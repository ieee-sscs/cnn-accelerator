==> flow/design.v <==
module Add
  #(parameter width=8)(
  input [width-1:0] a, b,
  output [width-1:0] c
  );
  assign c = a+b;
endmodule
module Mul
  #(parameter width=8)(
  input [width-1:0] a, b,
  output [width-1:0] c
  );
  reg [(2*width)-1:0] mul;   
  assign mul = a*b;
  assign c = mul[11:4];      
endmodule
module PE
  #(parameter width=8)(
  input clk_in, nrst_in, ctrl_in,
  input [width-1:0] weight_in, feature_in, partial_sum_in,
  output [width-1:0] partial_sum_out, feature_out
  );
  wire [width-1:0] partial_sum_w;  
  wire [width-1:0] mul_w;          
  reg  [width-1:0] weight_reg;     
  assign feature_out = feature_in;
  assign partial_sum_out = (ctrl_in)? weight_reg : partial_sum_w;  
  Mul u1(weight_reg,feature_in,mul_w);
  Add u2(partial_sum_in,mul_w,partial_sum_w);
  always@(posedge clk_in, negedge nrst_in)
  begin
    if(!nrst_in)
      weight_reg <= 0;
    else
      weight_reg <= weight_in;
  end
endmodule
Step by step through the tools: PE

What the tools print for PE, step after step.
Line numbers count from 1 in the design file above.
The mark n/a stands for no value.

Top: PE
Clock: clk_in
Cell library: sky130hd
Library corner: tt_025C_1v80

Word level

Source: Yosys, flattened and elaborated, memories not mapped. Widths are those after wreduce; folded enables and synchronous resets count as part of the registers. Registers that Yosys merges into a memory's read port (data or address) are not register bits. Print and check cells do not count. Equal cells are merged and count once.

Register bits: 8
Bits of input ports: 27
Output and inout port bits: 16
Elaborated cells: 4

Add/sub/neg operators: 1
Multipliers: 1
Mux-type cells: 1

Operator list:

| kind                                         | count |
| 8-bit by 8-bit multiplier with 12-bit output | 1 |
| 8-bit adder                                  | 1 |
| 8-bit two-way mux                            | 1 |

Longest topological paths

Depth = most cells in a row (Yosys ltp): at word level without a register or memory, in the mapped netlist without a sequential cell, where the memories' decode and read muxes count.

Depth in word-level cells: 3
ABC_AREA: 0
Depth in mapped cells: 22
Depth with buffers taken out: 22

Synthesis result

Yosys stat after the flow's synthesis: flattened, memories mapped to cells. It holds for the ABC_AREA given above (unset counts as 0); a run with the other value may have another netlist.
Totals and module areas in this step are rounded.

Cells by type:

| cell                      | count | area in all (um^2) |
| sky130_fd_sc_hd__fa_1     | 32    | 640.614 |
| sky130_fd_sc_hd__ha_1     | 28    | 350.336 |
| sky130_fd_sc_hd__and2_1   | 40    | 250.24 |
| sky130_fd_sc_hd__dfrtp_1  | 8     | 200.192 |
| sky130_fd_sc_hd__inv_1    | 47    | 176.419 |
| sky130_fd_sc_hd__xnor2_1  | 15    | 131.376 |
| sky130_fd_sc_hd__nand2_1  | 22    | 82.579 |
| sky130_fd_sc_hd__buf_4    | 8     | 60.058 |
| sky130_fd_sc_hd__a21oi_1  | 8     | 40.038 |
| sky130_fd_sc_hd__xor2_1   | 4     | 35.034 |
| sky130_fd_sc_hd__mux2_2   | 3     | 33.782 |
| sky130_fd_sc_hd__o21ai_0  | 6     | 30.029 |
| sky130_fd_sc_hd__a21o_1   | 3     | 22.522 |
| sky130_fd_sc_hd__o21bai_1 | 3     | 22.522 |
| sky130_fd_sc_hd__xnor3_1  | 1     | 22.522 |
| sky130_fd_sc_hd__a211oi_1 | 2     | 15.014 |
| sky130_fd_sc_hd__o21ai_1  | 3     | 15.014 |
| sky130_fd_sc_hd__and4b_1  | 1     | 10.01 |

Not listed: further types 10, cells in them 11.

Cells in the netlist: 245
Mapped area: 2203 um^2
Sequential area: 200.2 um^2
Mapped flip-flops: 8
Buffers: 9

By module: a second synthesis without flattening, with its own total; a netlist apart from the flattened one above.

Cells (unflattened synthesis): 259
Area total of the unflattened synthesis: 2379 um^2

Rows give one instance, submodules left out.

Modules:

| module | times used | cells | area (um^2) | sequential area (um^2) |
| Mul    | 1          | 192   | 1655        | 0.0 |
| PE     | 1          | 25    | 391.6       | 200.2 |
| Add    | 1          | 42    | 331.6       | 0.0 |

Worst setup path after synthesis

OpenSTA on the mapped netlist: ideal clock, no wires. The path of least setup slack (recovery checks aside). Input and output delay are each 20% of the period. Register names are those of the netlist, which keeps one name where synthesis merged equal registers.

Kind: in2out
Start point: input port feature_in[7]
End point: output port partial_sum_out[7]
Clock period: 11.0 ns
External input delay: 2.200 ns
External output delay: 2.200 ns
Time at the first pin: 2.200 ns
Arrival time: 7.031 ns
Required time: 8.800 ns
Path slack: 1.769 ns
Delay of the path: 4.831 ns
Stages on the path: 19
Path buffers: 0
Period reached after synthesis: 9.231 ns

"delay of the path" is the arrival time less input delay plus setup time.
A path that ends at an output port has no setup time.
"stages on the path" counts driving pins, that of a launching flip-flop among them; a cell with two outputs on the path counts twice.
"period reached after synthesis" is the clock period less the worst setup slack; recovery checks do not enter. This is arithmetic on one report: input and output delays are still those of the set period (20% each).
Between the ends stands the longest chain of elaborated cells between them, by number of cells; it is not shown to be the way that was timed. Of several equally long chains one is given.
A line is the first line of the expression or statement that the cell stems from. Yosys adds cells for indexed reads and writes and turns some case tables into memories.

Path through: sky130_fd_sc_hd__nand2_1 -> sky130_fd_sc_hd__fa_1 -> sky130_fd_sc_hd__fa_1 -> sky130_fd_sc_hd__inv_1 -> sky130_fd_sc_hd__fa_1 -> sky130_fd_sc_hd__inv_1 -> sky130_fd_sc_hd__fa_1 -> sky130_fd_sc_hd__inv_1 -> sky130_fd_sc_hd__ha_1 -> sky130_fd_sc_hd__a21o_1 -> sky130_fd_sc_hd__a21oi_1 -> sky130_fd_sc_hd__o21a_1 -> sky130_fd_sc_hd__xnor2_1 -> sky130_fd_sc_hd__ha_1 -> sky130_fd_sc_hd__or4_1 -> sky130_fd_sc_hd__o22ai_1 -> sky130_fd_sc_hd__xnor3_1 -> sky130_fd_sc_hd__xor2_1 -> sky130_fd_sc_hd__mux2_2
Cells in the longest elaborated chain: 3
Elaborated cells on any way between the ends: 3
RTL lines with such cells: 3
Those cells by class: 1 x add/sub; 1 x mul; 1 x mux

RTL lines, path post-synthesis:

| item                                         | line | source |
| start: declaration                           | 20   | `input [width-1:0] weight_in, feature_in, partial_sum_in,` |
| 8-bit by 8-bit multiplier with 12-bit output | 14   | `assign mul = a*b;` |
| 8-bit adder                                  | 6    | `assign c = a+b;` |
| 8-bit two-way mux                            | 27   | `assign partial_sum_out = (ctrl_in)? weight_reg : partial_sum_w;` |
| end: declaration                             | 21   | `output [width-1:0] partial_sum_out, feature_out` |

Timing after layout

Path of least setup slack in the final report of flow run B (OpenROAD, finished layout, wires in). Where an end is a register, its clock arrival counts in the times.

Kind: in2out
Start point: input port feature_in[6]
End point: output port partial_sum_out[7]
Clock period: 6.71 ns
External input delay: 1.34 ns
External output delay: 1.34 ns
Time at the first pin: 1.34 ns
Arrival time: 6.22 ns
Required time: 5.37 ns
Path slack: -0.86 ns
Stages on the path: 22
Path buffers: 2

Between the ends stands the longest chain of elaborated cells between them, by number of cells; it is not shown to be the way that was timed. Of several equally long chains one is given.

Path through: sky130_fd_sc_hd__buf_2 -> sky130_fd_sc_hd__nand2_1 -> sky130_fd_sc_hd__fa_1 -> sky130_fd_sc_hd__fa_1 -> sky130_fd_sc_hd__inv_1 -> sky130_fd_sc_hd__fa_1 -> sky130_fd_sc_hd__inv_1 -> sky130_fd_sc_hd__fa_1 -> sky130_fd_sc_hd__inv_2 -> sky130_fd_sc_hd__ha_4 -> sky130_fd_sc_hd__a21o_1 -> sky130_fd_sc_hd__a21oi_2 -> sky130_fd_sc_hd__o21ai_2 -> sky130_fd_sc_hd__a21oi_1 -> sky130_fd_sc_hd__xnor2_1 -> sky130_fd_sc_hd__ha_2 -> sky130_fd_sc_hd__or4_4 -> sky130_fd_sc_hd__o22ai_2 -> sky130_fd_sc_hd__xnor3_1 -> sky130_fd_sc_hd__xor2_1 -> sky130_fd_sc_hd__mux2_4 -> sky130_fd_sc_hd__buf_6
Cells in the longest elaborated chain: 3
Elaborated cells on any way between the ends: 3
RTL lines with such cells: 3
Those cells by class: 1 x add/sub; 1 x mul; 1 x mux

RTL lines, path after layout:

| item                                         | line | source |
| start: declaration                           | 20   | `input [width-1:0] weight_in, feature_in, partial_sum_in,` |
| 8-bit by 8-bit multiplier with 12-bit output | 14   | `assign mul = a*b;` |
| 8-bit adder                                  | 6    | `assign c = a+b;` |
| 8-bit two-way mux                            | 27   | `assign partial_sum_out = (ctrl_in)? weight_reg : partial_sum_w;` |
| end: declaration                             | 21   | `output [width-1:0] partial_sum_out, feature_out` |

==> runs of PE <==
Flow measurements of PE on sky130hd: 2 stored runs with different settings, listed in no order. Input and output delays are each 20% of the period that was set; the output load is 0.01 pF.
"worst path time" is the time allowed to the run's worst setup path (the clock period less input and output delay, where it has them) less its slack. Clock arrival times count: a late capture clock shortens it, a late launch clock lengthens it.
Results are given in rounded form.
Settings: -- = not set for that run.
A result given as -- is not shown for that run.

| name                                 | flow run A | flow run B |
| period_ns                            | 8.77       | 6.71       |
| CORE_UTILIZATION                     | 66         | 56         |
| SETUP_SLACK_MARGIN                   | 1.29       | --         |
| PLACE_DENSITY_LB_ADDON               | 0.21       | 0.13       |
| CORE_MARGIN                          | 10         | 2          |
| CELL_PAD_IN_SITES_GLOBAL_PLACEMENT   | 3          | --         |
| TNS_END_PERCENT                      | 5          | 65         |
| ABC_AREA                             | 0          | --         |
| GPL_TIMING_DRIVEN                    | 0          | 1          |
| SLEW_MARGIN                          | 0          | 20         |
| CAP_MARGIN                           | 20         | 20         |
| GPL_ROUTABILITY_DRIVEN               | --         | 0          |
| MIN_ROUTING_LAYER                    | --         | met1       |
| chip area in the Yosys report (um^2) | --         | 2203       |
| die size (um^2)                      | --         | 4452       |
| utilization after layout (%)         | --         | 88.6       |
| worst setup slack after layout (ns)  | --         | -0.855     |
| final setup TNS (ns)                 | --         | -1.548     |
| worst path time (ns)                 | --         | 4.88       |
| kind of the worst setup path         | --         | in2out     |

Flow run A: stopped before the end: placement reported FLW-0024
